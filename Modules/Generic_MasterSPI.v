==> flow/design.v <==
module DataWordCounter #(parameter WordLen=8)
(clk,EnCount,SampleEdge,WordFlg);
    input clk;
    input EnCount;
    input SampleEdge;
    output reg WordFlg;
    reg [7:0] Count;
    always@(posedge clk)
    begin
        if(EnCount)
        begin
            if(SampleEdge)
            begin
                if(Count>=WordLen-1)
                begin
                    Count <= 8'b0;
                    WordFlg <= 1'b1;
                end
                else
                begin
                    Count <= Count+1;
                    WordFlg <= 1'b0;
                end
            end
            else
                WordFlg <= 1'b0;
        end
        else
        begin
            Count <= 8'b0;
            WordFlg <= 1'b0;
        end
    end
endmodule
module Generic_MasterSPI #(parameter SysClk = 100000000, SPIClkFreq = 2000000, WordLen = 8)
(clk,reset,CPOL,CPHA,SPIGo,SPIMode,RxBusy,SS,TxBusy,SendData,MOSI,ReceivedData,
MISO,BitOrder,WordFlg,SCLK);
    input clk,reset,CPOL,CPHA,SPIGo,SPIMode,MISO,BitOrder;
    input [WordLen-1:0] SendData;
    inout MOSI;
    output RxBusy,SS,TxBusy,WordFlg,SCLK;
    output reg [WordLen-1:0] ReceivedData;
    reg CPOLR,CPHAR,SPIModeR,EndianessR;
    always@(posedge clk)
    begin
        if(~SPIGo)
        begin
            CPOLR <= CPOL;
            CPHAR <= CPHA;
            SPIModeR <= SPIMode;
            EndianessR <= BitOrder;
        end
    end
    wire EnSCLK,ShiftEdge,SampleEdge,EnCounter,WordFlg,LoadPISO,EnPISO,EnSIPO,EnReceivedReg,
         TristateMode;
    SPIMasterFSM SPIMasterFSM
    (.clk(clk),.reset(reset),.SPIGo(SPIGo),.EnSCLK(EnSCLK),.EnCounter(EnCounter),
    .WordFlg(WordFlg),.LoadPISO(LoadPISO),.EnPISO(EnPISO),.EnSIPO(EnSIPO),
    .EnReceivedReg(EnReceivedReg),.SPIMode(SPIModeR),.TxBusy(TxBusy),.SS(SS),
    .RxBusy(RxBusy),.TristateMode(TristateMode),.ShiftEdge(ShiftEdge));
    SCLKGenerator #(.SysClk(SysClk), .SPIClkFreq(SPIClkFreq)) SCLKGen
    (.clk(clk),.CPHA(CPHAR),.CPOL(CPOLR),.EnSCLK(EnSCLK),.SCLK(SCLK),
    .ShiftEdge(ShiftEdge),.SampleEdge(SampleEdge));
    DataWordCounter #(.WordLen(WordLen)) DataWordCounter
    (.clk(clk),.EnCount(EnCounter),.SampleEdge(SampleEdge),.WordFlg(WordFlg));
    wire [WordLen-1:0] HBReceivedData;
    PISOZReg #(.WordLen(WordLen)) PISOZReg
    (.clk(clk),.ShiftEdge(ShiftEdge),.EnPISO(EnPISO),.LoadPISO(LoadPISO),
    .WordFlg(WordFlg),.TristateMode(TristateMode),.BitOrder(EndianessR),.DataIN(SendData),
    .MOSI(MOSI),.HBReceviedData(HBReceivedData));
    wire [WordLen-1:0] FBReceivedData;
    SIPOReg #(.WordLen(WordLen)) SIPOReg
    (.clk(clk),.SampleEdge(SampleEdge),.EnSIPO(EnSIPO),.BitOrder(EndianessR),.MISO(MISO),
    .ReceivedData(FBReceivedData));
    reg [WordLen-1:0] ReceivedDataC;
    always@(*)
    begin
        case(SPIModeR)
            1'b0: 
                ReceivedDataC = FBReceivedData;
            1'b1:   
                ReceivedDataC = HBReceivedData;
            default:
                ReceivedDataC = FBReceivedData;
        endcase
    end
    always@(posedge clk) if(EnReceivedReg) ReceivedData <= ReceivedDataC;
endmodule
module PISOZReg #(parameter WordLen=8)
(clk,ShiftEdge,EnPISO,LoadPISO,WordFlg,TristateMode,BitOrder,DataIN,MOSI,HBReceviedData);
    input TristateMode;
    input clk,ShiftEdge,EnPISO,LoadPISO,WordFlg,BitOrder;
    input [WordLen-1:0] DataIN;
    output [WordLen-1:0]HBReceviedData;
    inout MOSI;
    reg [WordLen-1:0] TXReg,RXReg;
    always@(posedge clk)
    begin
        if(EnPISO)
        begin
            if(TristateMode)  
            begin
                if(LoadPISO)
                    TXReg <= DataIN;
                else if(ShiftEdge && ~WordFlg)
                begin
                    if(BitOrder)       
                        TXReg <= {1'b0,TXReg[WordLen-1:1]};
                    else                 
                        TXReg <= {TXReg[WordLen-2:0],1'b0};
                end
            end
            else if(~TristateMode)  
            begin
                if(ShiftEdge && ~WordFlg)
                begin
                    if(~BitOrder)       
                        RXReg <= {MOSI,RXReg[WordLen-1:1]};
                    else                 
                        RXReg <= {RXReg[WordLen-2:0],MOSI};
                end
            end
        end
    end
    assign MOSI = (TristateMode) ? ((BitOrder) ? TXReg[0] : TXReg[WordLen-1]) : 1'bz;
    assign HBReceviedData = RXReg;
endmodule
module SCLKGenerator #(parameter SysClk=100000000, SPIClkFreq=2000000)
(clk,CPHA,CPOL,EnSCLK,SCLK,ShiftEdge,SampleEdge);
    localparam DIV=(SysClk/(2*SPIClkFreq));
    input clk,CPHA,CPOL;
    input EnSCLK;
    output ShiftEdge;
    output SampleEdge;
    output SCLK;
    reg Flg;
    reg [20:0]Count;
    always@(posedge clk)
    begin
        if(EnSCLK)
        begin            
            if(Count>=DIV-1)
            begin
                Flg <= ~Flg;
                Count <= 20'b0;
            end
            else
            begin
                Count <= Count+1;
            end
        end 
        else
        begin
            Count<=20'b0;
            Flg <= 1'b0;
        end
    end
    assign SCLK = (CPOL) ? ~Flg:Flg;
    reg R0,R1;
    always@(posedge clk)
    begin
        R0<=SCLK;
        R1<=R0;
    end
    wire RsgnEdge, FllEdge;
    assign RsgnEdge = (R0 && ~R1) ? 1'b1 : 1'b0,
           FllEdge  = (~R0 && R1) ? 1'b1 : 1'b0;
    wire leadigngEdge, trailingEdge;
    assign leadigngEdge = (~CPOL) ? RsgnEdge : FllEdge,
           trailingEdge = (~CPOL) ? FllEdge : RsgnEdge;
    assign ShiftEdge = (~CPHA) ? trailingEdge : leadigngEdge;
    assign SampleEdge = (CPHA) ? trailingEdge : leadigngEdge;
endmodule
module SIPOReg #(parameter WordLen=8)
(clk,SampleEdge,EnSIPO,BitOrder,MISO,ReceivedData);
    input clk,SampleEdge,EnSIPO,BitOrder;
    input MISO;
    output [WordLen-1:0] ReceivedData;
    reg [WordLen-1:0] Reg;
    always@(posedge clk)
    begin
        if(EnSIPO)
        begin
            if(SampleEdge)
            begin
                if(BitOrder)       
                    Reg <= {MISO,Reg[WordLen-1:1]};
                else                 
                    Reg <= {Reg[WordLen-2:0],MISO};
            end
        end
    end
    assign ReceivedData = Reg;
endmodule
module SPIMasterFSM 
(clk,reset,SPIGo,EnSCLK,EnCounter,WordFlg,LoadPISO,EnPISO,EnSIPO,EnReceivedReg,SPIMode,
TxBusy,SS,RxBusy,TristateMode,ShiftEdge);
    input clk,reset,SPIGo,WordFlg,SPIMode,ShiftEdge;
    output reg EnSCLK,EnCounter,LoadPISO,EnPISO,EnSIPO,EnReceivedReg,TxBusy,RxBusy,SS,
        TristateMode;
    localparam idle=3'b000,
                FBS0=3'b001,
                FBS1=3'b010,
                HBS0=3'b011,
                HBS1=3'b100,
                HBS2=3'b101;
    reg[2:0] CS,NS;
    always@(posedge clk or posedge reset)
    begin
        if(reset)
            CS <= idle;
        else
            CS <= NS;
    end
    always@(*)
    begin
        case(CS)
            idle:
            begin
                if(SPIGo)
                    NS = (SPIMode) ? HBS0 : FBS0;
                else
                    NS = idle;
            end
            FBS0:
                if(~SPIGo)
                    NS= idle;
                else if (ShiftEdge)
                    NS = FBS1;
                else
                    NS = FBS0;
            FBS1:
                if(WordFlg)
                    NS = FBS0;
                else
                    NS = FBS1;
            HBS0:
                if(~SPIGo)
                    NS= idle;
                else if (ShiftEdge)
                    NS = HBS1;
                else
                    NS = HBS0;
            HBS1:
                if(WordFlg)
                    NS = HBS2;
                else
                    NS = HBS1;
            HBS2:
                if(WordFlg)
                    NS = HBS0;
                else
                    NS = HBS2;
            default:
                NS = idle;
        endcase
    end
    always@(*)
    begin
        case(CS)
            idle:
            begin
                EnSCLK = (SPIGo) ? 1'b1 : 1'b0;
                EnCounter = (SPIGo) ? 1'b1 : 1'b0;
                LoadPISO = 1'b0;
                EnPISO = 1'b0;
                EnSIPO = 1'b0;
                EnReceivedReg = 1'b0;
                TxBusy = 1'b0;
                RxBusy = 1'b0;
                SS = (SPIGo) ? 1'b0 : 1'b1;
                TristateMode = 1'b1;
            end
            FBS0:
            begin
                EnSCLK = 1'b1;
                EnCounter = 1'b1;
                LoadPISO = 1'b1;
                EnPISO = 1'b1;
                EnSIPO = 1'b1;
                EnReceivedReg = 1'b1;
                TxBusy = 1'b0;
                RxBusy = 1'b0;
                SS = 1'b0;
                TristateMode = 1'b1;
            end
            FBS1:
            begin
                EnSCLK = 1'b1;
                EnCounter = 1'b1;
                LoadPISO = 1'b0;
                EnPISO = 1'b1;
                EnSIPO = 1'b1;
                EnReceivedReg = 1'b0;
                TxBusy = 1'b1;
                RxBusy = 1'b1;
                SS = 1'b0;
                TristateMode = 1'b1;
            end
            HBS0:
            begin
                EnSCLK = 1'b1;
                EnCounter = 1'b1;
                LoadPISO = 1'b1;
                EnPISO = 1'b1;
                EnSIPO = 1'b0;
                EnReceivedReg = 1'b1;
                TxBusy = 1'b0;
                RxBusy = 1'b0;
                SS = 1'b0;
                TristateMode = 1'b1;
            end  
            HBS1:
            begin
                EnSCLK = 1'b1;
                EnCounter = 1'b1;
                LoadPISO = 1'b0;
                EnPISO = 1'b1;
                EnSIPO = 1'b0;
                EnReceivedReg = 1'b0;
                TxBusy = 1'b1;
                RxBusy = 1'b0;
                SS = 1'b0;
                TristateMode = 1'b1;
            end  
            HBS2:
            begin
                EnSCLK = 1'b1;
                EnCounter = 1'b1;
                LoadPISO = 1'b0;
                EnPISO = 1'b1;
                EnSIPO = 1'b0;
                EnReceivedReg = 1'b0;
                TxBusy = 1'b0;
                RxBusy = 1'b1;
                SS = 1'b0;
                TristateMode = 1'b0;
            end
            default:
            begin
                EnSCLK = (SPIGo) ? 1'b1 : 1'b0;
                EnCounter = (SPIGo) ? 1'b1 : 1'b0;
                LoadPISO = 1'b0;
                EnPISO = 1'b0;
                EnSIPO = 1'b0;
                EnReceivedReg = 1'b0;
                TxBusy = 1'b0;
                RxBusy = 1'b0;
                SS = (SPIGo) ? 1'b0 : 1'b1;
                TristateMode = 1'b1;
            end
        endcase
    end
endmodule
==> Tool chain data of Generic_MasterSPI <==
Tool output for the design above, in the order of the flow.
Lines are those of the file above, counted from 1.
Operators carry their Yosys type and port widths (W data, S select, Z words).
{ "inputs": {"top_module": "Generic_MasterSPI", "clock": "clk", "lib": "sky130hd", "pvt_corner": "tt_025C_1v80"} }

==> Elaborated design <==
Yosys after proc, flatten, opt, wreduce and memory -nomap, before mapping. Memory bits, and registers merged into a memory's read port (data or address), are not among the register bits. Print and check cells are not counted. Equal cells are merged and count once.
{ "classes": {"bitwise": 7, "reduce_logical": 15, "n_mux": 36, "cmp": 2, "n_eq": 5, "add_sub_neg": 2} }
{ "op_table": {"columns": ["operator", "count"], "rows": [
  ["$mux W8", 6],
  ["$add A21 B1 Y21 const B", 1],
  ["$ge A21 B5 Y1 const B", 1],
  ["$mux W1", 20],
  ["$pmux W3 S6", 1],
  ["$pmux W8 S2", 1],
  ["$mux W3", 5],
  ["$reduce_or A2 Y1", 5],
  ["$add A8 B1 Y8 const B", 1],
  ["$ge A8 B3 Y1 const B", 1],
  ["$not A1 Y1", 7],
  ["$eq A3 B2 Y1 const B", 2],
  ["$eq A3 B3 Y1 const B", 2],
  ["$reduce_and A3 Y1", 2],
  ["$mux W2", 3],
  ["$reduce_or A5 Y1", 1],
  ["$reduce_and A2 Y1", 2],
  ["$logic_and A1 B1 Y1", 3],
  ["$eq A3 B1 Y1 const B", 1],
  ["$logic_not A3 Y1", 1],
  ["$reduce_bool A2 Y1", 1]
]} }
{ "bits": {"out_inout_bits": 14, "ff_bits": 72} }

==> Depth <==
Yosys ltp: most cells in a row. Word level: on the elaborated netlist, between registers, memories and ports. Mapped: between sequential cells and ports; inverters and the memories' decode and read muxes count.
{ "logic_depth": {"depth_word": 8, "ABC_AREA": 0, "mapped_depth": 5, "ltp_nobuf": 5} }

==> After synthesis <==
The flow's flattened synthesis, as Yosys stat reports it; memories are mapped. The netlist is that of the ABC_AREA named above (0 if unset); the other value can give another one.
{ "synth_totals": {"flip_flops": 75, "mapped_area_um2": 2901.5, "stdcells": 227} }
{ "types": {"columns": ["cell_type", "count", "type_area_um2"], "rows": [
  ["sky130_fd_sc_hd__edfxtp_1", 36, 1.08E+03],
  ["sky130_fd_sc_hd__dfxtp_1", 33, 660.634],
  ["sky130_fd_sc_hd__mux2_2", 22, 247.738],
  ["sky130_fd_sc_hd__dfrtp_1", 5, 125.12],
  ["sky130_fd_sc_hd__mux2i_1", 10, 100.096],
  ["sky130_fd_sc_hd__nor2_1", 20, 75.072],
  ["sky130_fd_sc_hd__nand2_1", 15, 56.304],
  ["sky130_fd_sc_hd__a21oi_1", 10, 50.048],
  ["sky130_fd_sc_hd__inv_1", 12, 45.043],
  ["sky130_fd_sc_hd__ha_1", 3, 37.536],
  ["sky130_fd_sc_hd__nand2b_1", 6, 37.536],
  ["sky130_fd_sc_hd__nand3_1", 7, 35.034],
  ["sky130_fd_sc_hd__o21ai_0", 7, 35.034],
  ["sky130_fd_sc_hd__xor2_1", 4, 35.034],
  ["sky130_fd_sc_hd__dfstp_2", 1, 26.275],
  ["sky130_fd_sc_hd__nor4_1", 4, 25.024],
  ["sky130_fd_sc_hd__and3_1", 3, 18.768],
  ["sky130_fd_sc_hd__clkbuf_1", 5, 18.768]
]} }
Other cell types: 20; their cells: 24.
By module: a second synthesis without flattening, with its own total; a netlist apart from the flattened one above.
{ "unflattened": {"cells_unflattened": 231, "area_unflattened_um2": 3056.7} }
Rows give one instance, submodules left out.
{ "by_module": {"columns": ["mod", "cells", "mod_seq_area_um2", "n_inst", "mod_area_um2"], "rows": [
  ["PISOZReg #(WordLen=8)", 59, 480.5, 1, 779.5],
  ["SCLKGenerator", 58, 480.5, 1, 708.2],
  ["Generic_MasterSPI", 22, 360.3, 1, 495.5],
  ["DataWordCounter #(WordLen=8)", 40, 180.2, 1, 391.6],
  ["SIPOReg #(WordLen=8)", 18, 240.2, 1, 377.9],
  ["SPIMasterFSM", 34, 151.4, 1, 304.0]
]} }

==> Worst setup path after synthesis <==
Source: OpenSTA report_checks on the synthesized netlist (no wires, ideal clock, input and output delay 20% of the period each), path of least setup slack; recovery checks are left aside. Register names are those of the netlist, which keeps one name where synthesis merged equal registers.
{ "synth_path": {"path_kind": "register to register", "start": "register CPOLR", "end": "register PISOZReg.TXReg[0]", "t_arrival_ns": 1.687, "path_slack_ns": 0.797, "setup_ns": 0.375, "path_delay_ns": 2.062, "required_ns": 2.485, "path_stages": 5, "n_path_buf": 0, "tclk_ns": 2.86, "period_less_setup_slack_ns": 2.063} }
"path_delay_ns" = arrival - input delay + setup time.
"path_stages" counts driving pins, that of a launching flip-flop among them; a cell with two outputs on the path counts twice.
"period_less_setup_slack_ns" = period - worst setup slack (recovery checks aside). The figure is calculated, with input and output delays left at 20% of the set period.
The rows between start and end are the longest chain of elaborated cells between them; the timing report does not say that the signal goes this way. Where chains are equally long, one stands for them.
Each line given opens the expression or statement behind the cell; cells for indexed reads and writes are added by Yosys, which also makes memories of some case tables.
A register here has more assigning lines than the two given.
The path ends at the enable pin of a flip-flop; only ways to that pin are counted.
{ "synth_between": {"cell_sequence": "sky130_fd_sc_hd__edfxtp_1 -> sky130_fd_sc_hd__xnor2_1 -> sky130_fd_sc_hd__mux2i_1 -> sky130_fd_sc_hd__nand3b_1 -> sky130_fd_sc_hd__a21oi_1", "elab_chain_cells": 5, "cells_between": 6, "cone_classes": "3 x mux; 3 x reduce/logical"} }
{ "synth_lines": {"columns": ["element", "line", "rtl"], "rows": [
  ["start: declaration", 43, "reg CPOLR,CPHAR,SPIModeR,EndianessR;"],
  ["start: assignment", 48, "CPOLR <= CPOL;"],
  ["$mux W1", 170, "trailingEdge = (~CPOL) ? FllEdge : RsgnEdge;"],
  ["$mux W1", 171, "assign ShiftEdge = (~CPHA) ? trailingEdge : leadigngEdge;"],
  ["$logic_and A1 B1 Y1", 105, "else if(ShiftEdge && ~WordFlg)"],
  ["$reduce_bool A2 Y1", null, null],
  ["$reduce_and A3 Y1", null, null],
  ["end: assignment", 104, "TXReg <= DataIN;"],
  ["end: assignment", 108, "TXReg <= {1'b0,TXReg[WordLen-1:1]};"],
  ["end: declaration", 96, "reg [WordLen-1:0] TXReg,RXReg;"]
]} }

==> Worst path after layout <==
Path of least setup slack in the final report of run A (OpenROAD, finished layout, wires in). Where an end is a register, its clock arrival counts in the times.
{ "layout_path": {"path_kind": "register to register", "start": "register CPOLR", "end": "register DataWordCounter.Count[6]", "t_arrival_ns": 2.03, "path_stages": 6, "required_ns": 1.62, "setup_ns": 0.06, "path_slack_ns": -0.41, "n_path_buf": 1, "tclk_ns": 1.33} }
The rows between start and end are the longest chain of elaborated cells between them; the timing report does not say that the signal goes this way. Where chains are equally long, one stands for them.
A register here has more assigning lines than the two given.
{ "layout_between": {"cell_sequence": "sky130_fd_sc_hd__edfxtp_1 -> sky130_fd_sc_hd__xnor2_2 -> sky130_fd_sc_hd__buf_4 -> sky130_fd_sc_hd__mux2_4 -> sky130_fd_sc_hd__or4_4 -> sky130_fd_sc_hd__a21oi_2", "elab_chain_cells": 2, "cells_between": 3, "lines_between": 3, "cone_classes": "3 x mux"} }
{ "layout_lines": {"columns": ["element", "line", "rtl"], "rows": [
  ["start: declaration", 43, "reg CPOLR,CPHAR,SPIModeR,EndianessR;"],
  ["start: assignment", 48, "CPOLR <= CPOL;"],
  ["$mux W1", 169, "assign leadigngEdge = (~CPOL) ? RsgnEdge : FllEdge,"],
  ["$mux W1", 172, "assign SampleEdge = (CPHA) ? trailingEdge : leadigngEdge;"],
  ["end: assignment", 21, "Count <= Count+1;"],
  ["end: assignment", 30, "Count <= 8'b0;"],
  ["end: declaration", 7, "reg [7:0] Count;"]
]} }

Module Generic_MasterSPI, platform sky130hd: 2 stored runs of the flow (Yosys, OpenROAD) with differing settings, in no particular order. Input and output delays are each 20% of the period that was set; the output load is 0.01 pF.
"achieved clock period (ns)": clock period set for the run, less the worst setup slack. It is reckoned from that one timing run; input and output delays stay at 20% of the period that was set.
By "worst setup path time (ns)" is meant the share of the clock period that the worst setup path is allowed (20% is reserved at inputs, 20% at outputs), minus its slack. Clock arrival times at its registers enter into it.
"finish__power__total" rests on the timing tool's default activity at the inputs, not on a simulated workload.

settings of run A
{
  "period_ns": 1.33,
  "CAP_MARGIN": 20,
  "CORE_MARGIN": 2,
  "CORE_UTILIZATION": 40,
  "SLEW_MARGIN": 20
}
report of run A
yosys chip area after synthesis (um^2): 2901.5
finish__design__die__area: 7951.3
finish__design__instance__area__stdcell: 4093.9
finish__design__instance__utilization: 0.5736
finish__timing__setup__ws: -0.407
finish__timing__setup__tns: -11.685
finish__timing__hold__ws: 0.131
finish__power__total: 7.969e-03
achieved clock period (ns): 1.737
worst setup path time (ns): 1.74
worst setup path kind: register to register

settings of run B
{
  "period_ns": 2.71,
  "CORE_UTILIZATION": 44,
  "SETUP_SLACK_MARGIN": 0.7,
  "GPL_TIMING_DRIVEN": 1,
  "CTS_CLUSTER_DIAMETER": 183,
  "MIN_ROUTING_LAYER": "met1",
  "MAX_ROUTING_LAYER": "met5",
  "CAP_MARGIN": 20,
  "CORE_MARGIN": 2,
  "SLEW_MARGIN": 20
}
report of run B
yosys chip area after synthesis (um^2): 2901.5
finish__design__die__area: 7259.9
finish__design__instance__area__stdcell: 3652.2
finish__design__instance__utilization: 0.5752
finish__timing__setup__ws: 0.635
finish__timing__setup__tns: 0.000
finish__timing__hold__ws: 0.400
finish__power__total: 3.409e-03
achieved clock period (ns): 2.075
worst setup path time (ns): 1.53
worst setup path kind: register to output
